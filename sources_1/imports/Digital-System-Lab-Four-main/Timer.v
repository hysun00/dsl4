==> flow/design.v <==
`timescale 1ns / 1ps
module Timer
(
    input CLK,
    input RESET,
    inout  [7:0] BUS_DATA,
    input  [7:0] BUS_ADDR,
    input  BUS_WE,
    input  BUS_INTERRUPT_ACK,   
    output BUS_INTERRUPT_RAISE
);
localparam [7:0] TimerBaseAddr   = 8'hF0; 
localparam InitialIterruptRate   = 10;   
localparam InitialIterruptEnable = 1'b1;  
reg [31:0] DownCounter;
reg [31:0] Timer;
reg [31:0] LastTime;
reg [7:0]  InterruptRate;
reg InterruptEnable; 
reg TargetReached;
reg TransmitTimerValue;
reg Interrupt;
always@(posedge CLK) begin
    if(RESET)
        DownCounter <= 0;
    else begin
        if(DownCounter == 32'd999999)
            DownCounter <= 0;
        else
            DownCounter <= DownCounter + 1'b1;
    end
end
always@(posedge CLK) begin
    if(BUS_ADDR == TimerBaseAddr)
        TransmitTimerValue <= 1'b1;
    else
        TransmitTimerValue <= 1'b0;
end
always@(posedge CLK) begin
    if(RESET)
        InterruptRate <= InitialIterruptRate;
    else if((BUS_ADDR == TimerBaseAddr + 8'h01) & BUS_WE)
        InterruptRate <= BUS_DATA;
end
always@(posedge CLK) begin
    if(RESET | (BUS_ADDR == TimerBaseAddr + 8'h02))
        Timer <= 0;
    else begin
        if((DownCounter == 0))
            Timer <= Timer + 1'b1;
        else
            Timer <= Timer;
    end
end
always@(posedge CLK) begin
    if(RESET)
        InterruptEnable <= InitialIterruptEnable;
    else if((BUS_ADDR == TimerBaseAddr + 8'h03) & BUS_WE)
        InterruptEnable <= BUS_DATA[0];
end
always@(posedge CLK) begin
    if(RESET) begin
        TargetReached <= 1'b0;
        LastTime <= 0;
    end 
    else if((LastTime + InterruptRate) == Timer) begin
        if(InterruptEnable)
            TargetReached <= 1'b1;
        LastTime <= Timer;
    end 
    else
        TargetReached <= 1'b0;
end
always@(posedge CLK) begin
    if(RESET)
        Interrupt <= 1'b0;
    else if(TargetReached)
        Interrupt <= 1'b1;
    else if(BUS_INTERRUPT_ACK)
        Interrupt <= 1'b0;
end
assign BUS_DATA = (TransmitTimerValue) ? Timer[7:0] : 8'hZZ;
assign BUS_INTERRUPT_RAISE = Interrupt;
endmodule
## Step by step through the tools: Timer

What the tools print for Timer, step after step.
Line numbers count from 1 in the design file above.
Cell names lack the library's common part.
Not given: n/a

| set-up | value |
|---|---|
| top module | Timer |
| clock input | CLK |
| cell library | sky130hd |
| timing corner | tt_025C_1v80 |

## Word level

Source: Yosys, flattened and elaborated, memories not mapped. Widths are those after wreduce. Registers that Yosys merges into a memory's read port (data or address) are not register bits. Print and check cells do not count. Equal cells are merged and count once.

| word-level totals | value |
|---|---|
| bits in registers | 108 |
| bits of input ports | 12 |
| output and inout port bits | 9 |
| word-level cells | 29 |

| cells by class | value |
|---|---|
| $add $sub $neg | 3 |
| eq/ne operators | 6 |
| muxes and demuxes | 4 |
| bitwise logic cells | 4 |
| reductions and logical operators | 4 |

Operators with widths:

| cell | count |
|---|---|
| 32-bit by 1-bit adder with 32-bit output (second input constant) | 2 |
| 32-bit by 20-bit == test with 1-bit output (second input constant) | 1 |
| 32-bit == test | 1 |
| 32-bit by 8-bit adder with 32-bit output | 1 |
| 32-bit zero test | 1 |
| 8-bit == test (second input constant) | 4 |
| 8-bit two-way mux | 1 |
| 2-bit OR reduction | 2 |
| 1-bit two-way mux | 3 |
| 1-bit AND | 2 |
| 2-bit nonzero test | 1 |
| 1-bit bitwise OR | 1 |
| 1-bit NOT | 1 |

## Longest topological paths

Yosys ltp: most cells in a row. Word level: on the elaborated netlist, between registers, memories and ports. Mapped: between sequential cells and ports; inverters and the memories' decode and read muxes count.

| logic depth | value |
|---|---|
| word-level depth | 4 |
| ABC_AREA | 0 |
| depth in mapped cells | 13 |
| mapped depth without buffers | 11 |

## Netlist

Yosys stat after the flow's synthesis: flattened, memories mapped to cells. It holds for the ABC_AREA given above (unset counts as 0); a run with the other value may have another netlist.

| synthesis totals | value |
|---|---|
| cells in the netlist | 684 |
| synthesis area | 5,944.5 um^2 |
| sequential part of the area | 2,142.1 um^2 |
| mapped flip-flops | 107 |
| buffers | 29 |

Cell types:

| cell | count | total area (um^2) |
|---|---|---|
| dfxtp_1 | 107 | 2.14E+03 |
| xor2_1 | 57 | 499.229 |
| mux2i_1 | 40 | 400.384 |
| nand2b_1 | 62 | 387.872 |
| xnor2_1 | 43 | 376.611 |
| nor2_1 | 91 | 341.578 |
| nand3_1 | 42 | 210.202 |
| nand2_1 | 38 | 142.637 |
| ha_1 | 11 | 137.632 |
| nand4_1 | 18 | 112.608 |
| and3_1 | 14 | 87.584 |
| a21oi_1 | 17 | 85.082 |
| buf_12 | 4 | 80.077 |
| clkbuf_1 | 19 | 71.318 |
| nor4_1 | 11 | 68.816 |
| nor3_1 | 11 | 55.053 |
| o21ai_0 | 11 | 55.053 |
| and4_1 | 6 | 52.55 |

Not listed: further types 38, cells in them 82.

## Path before layout

OpenSTA on the mapped netlist: ideal clock, no wires. The path of least setup slack (recovery checks aside). Input and output delay are each 20% of the period. Register names are those of the netlist, which keeps one name where synthesis merged equal registers.

| timing after synthesis | value |
|---|---|
| kind | flip-flop to flip-flop |
| start | register LastTime[0] |
| end | register LastTime[10] |
| period | 2.96 ns |
| library setup time | 0.072 ns |
| launch time at the first pin | 0.000 ns |
| arrival | 2.743 ns |
| data required time | 2.888 ns |
| setup slack | 0.145 ns |
| delay of the path | 2.815 ns |
| driving pins on the path | 13 |
| buffers on the path | 2 |
| period reached after synthesis | 2.815 ns |

"delay of the path" = arrival - input delay + setup time.
"driving pins on the path": output pins that drive a net of the path, with the launching flip-flop's if there is one; two outputs of one cell count as two.
"period reached after synthesis" is the clock period less the worst setup slack; recovery checks do not enter. This is arithmetic on one report: input and output delays are still those of the set period (20% each).
The rows between start and end are the longest chain of elaborated cells between them; the timing report does not say that the signal goes this way. Where chains are equally long, one stands for them.
A line is the first line of the expression or statement that the cell stems from. Yosys adds cells for indexed reads and writes and turns some case tables into memories.

| on the way, after synthesis | value |
|---|---|
| cell sequence | dfxtp_1 > ha_1 > fa_1 > xnor2_1 > xnor2_1 > a2111oi_4 > nand3_1 > a2111oi_2 > and3_1 > and3_4 > buf_12 > buf_12 > mux2i_1 |
| cells in the longest elaborated chain | 2 |
| elaborated cells on any way between the ends | 2 |
| source lines of those cells | 1 |
| those cells by class | add/sub: 1; eq/ne: 1 |

RTL lines, path after synthesis:

| item | RTL line | text |
|---|---|---|
| from (decl) | 17 | `reg [31:0] LastTime;` |
| from (assign) | 64 | `LastTime <= 0;` |
| from (assign) | 69 | `LastTime <= Timer;` |
| 32-bit by 8-bit adder with 32-bit output | 66 | `else if((LastTime + InterruptRate) == Timer) begin` |
| 32-bit == test | 66 |  |
| to (assign) | 64 |  |
| to (assign) | 69 |  |
| to (decl) | 17 |  |

## Timing after layout

Path of least setup slack in the final report of job 1 (OpenROAD, finished layout, wires in). Where an end is a register, its clock arrival counts in the times.

| timing post-layout | value |
|---|---|
| kind | flip-flop to flip-flop |
| start | register LastTime[0] |
| end | register (no name shown) |
| period | 3.24 ns |
| library setup time | 0.07 ns |
| launch time at the first pin | 0.36 ns |
| arrival | 3.37 ns |
| data required time | 3.52 ns |
| setup slack | 0.15 ns |
| driving pins on the path | 12 |
| buffers on the path | 1 |

The rows between start and end are the longest chain of elaborated cells between them; the timing report does not say that the signal goes this way. Where chains are equally long, one stands for them.

| on the way, post-layout | value |
|---|---|
| cell sequence | dfxtp_1 > ha_1 > fa_2 > xnor2_1 > xnor2_1 > a2111oi_4 > nand3_1 > a2111oi_2 > and3_1 > and3_4 > buf_12 > nor3b_2 |
| cells in the longest elaborated chain | 4 |
| elaborated cells on any way between the ends | 4 |
| source lines of those cells | 1 |
| those cells by class | add/sub: 1; eq/ne: 1; logic: 1; reduce/logical: 1 |

RTL lines, path post-layout:

| item | RTL line | text |
|---|---|---|
| from (decl) | 17 | `reg [31:0] LastTime;` |
| from (assign) | 64 | `LastTime <= 0;` |
| from (assign) | 69 | `LastTime <= Timer;` |
| 32-bit by 8-bit adder with 32-bit output | 66 | `else if((LastTime + InterruptRate) == Timer) begin` |
| 32-bit == test | 66 |  |
| 1-bit NOT | n/a |  |
| 2-bit OR reduction | n/a |  |
| to (assign) | 63 |  |
| to (assign) | 68 |  |
| to (decl) | 20 |  |

Ticket comment

2 stored runs of Timer in the flow (synthesis by Yosys, layout by OpenROAD, sky130hd cells), in arbitrary order. Constraints: input delay and output delay 20% of the set period each, output load 0.01 pF.
By "reached clock period" is meant the clock period of the run minus its worst setup slack. This is arithmetic on one report: input and output delays are still those of the set period (20% each).
By "time used up by the worst setup path" is meant the share of the clock period that the worst setup path is allowed (20% is reserved at inputs, 20% at outputs), minus its slack. Clock arrival times at its registers enter into it.
"total power after layout": no workload was simulated; the value follows from the tool's default switching activity.
Among the settings, -- means not set for that run.

| run | period_ns | CORE_UTILIZATION | SETUP_SLACK_MARGIN | PLACE_DENSITY_LB_ADDON | HOLD_SLACK_MARGIN | CORE_ASPECT_RATIO | CELL_PAD_IN_SITES_DETAIL_PLACEMENT | CTS_CLUSTER_SIZE | SLEW_MARGIN | MAX_ROUTING_LAYER | CAP_MARGIN | CORE_MARGIN | TNS_END_PERCENT | CTS_CLUSTER_DIAMETER | time used up by the worst setup path (ns) | worst path kind | chip area after synthesis (Yosys) (um^2) | setup slack of the critical path (ns) | total power after layout (W) | reached clock period (ns) | standard-cell area after layout (um^2) | total negative slack on setup checks (ns) | overall die area (um^2) |
|---|---|---|---|---|---|---|---|---|---|---|---|---|---|---|---|---|---|---|---|---|---|---|---|
| job 1 | 3.24 | 35 | 0.0 | 0.18 | 0.17 | 1.32 | 0 | 36 | 5 | met4 | 20 | 2 | -- | -- | 3.09 | flip-flop to flip-flop | 5,944.5 | 0.147 | 0.002638 | 3.093 | 6,700.2 | 0.000 | 18,052.5 |
| job 2 | 2.73 | 16 | 0.37 | -- | -- | -- | 0 | 55 | 5 | -- | 20 | 2 | 90 | 181 | 2.91 | flip-flop to flip-flop | 5,944.5 | -0.177 | 0.002986 | 2.907 | 7,561.0 | -4.752 | 38,710.6 |
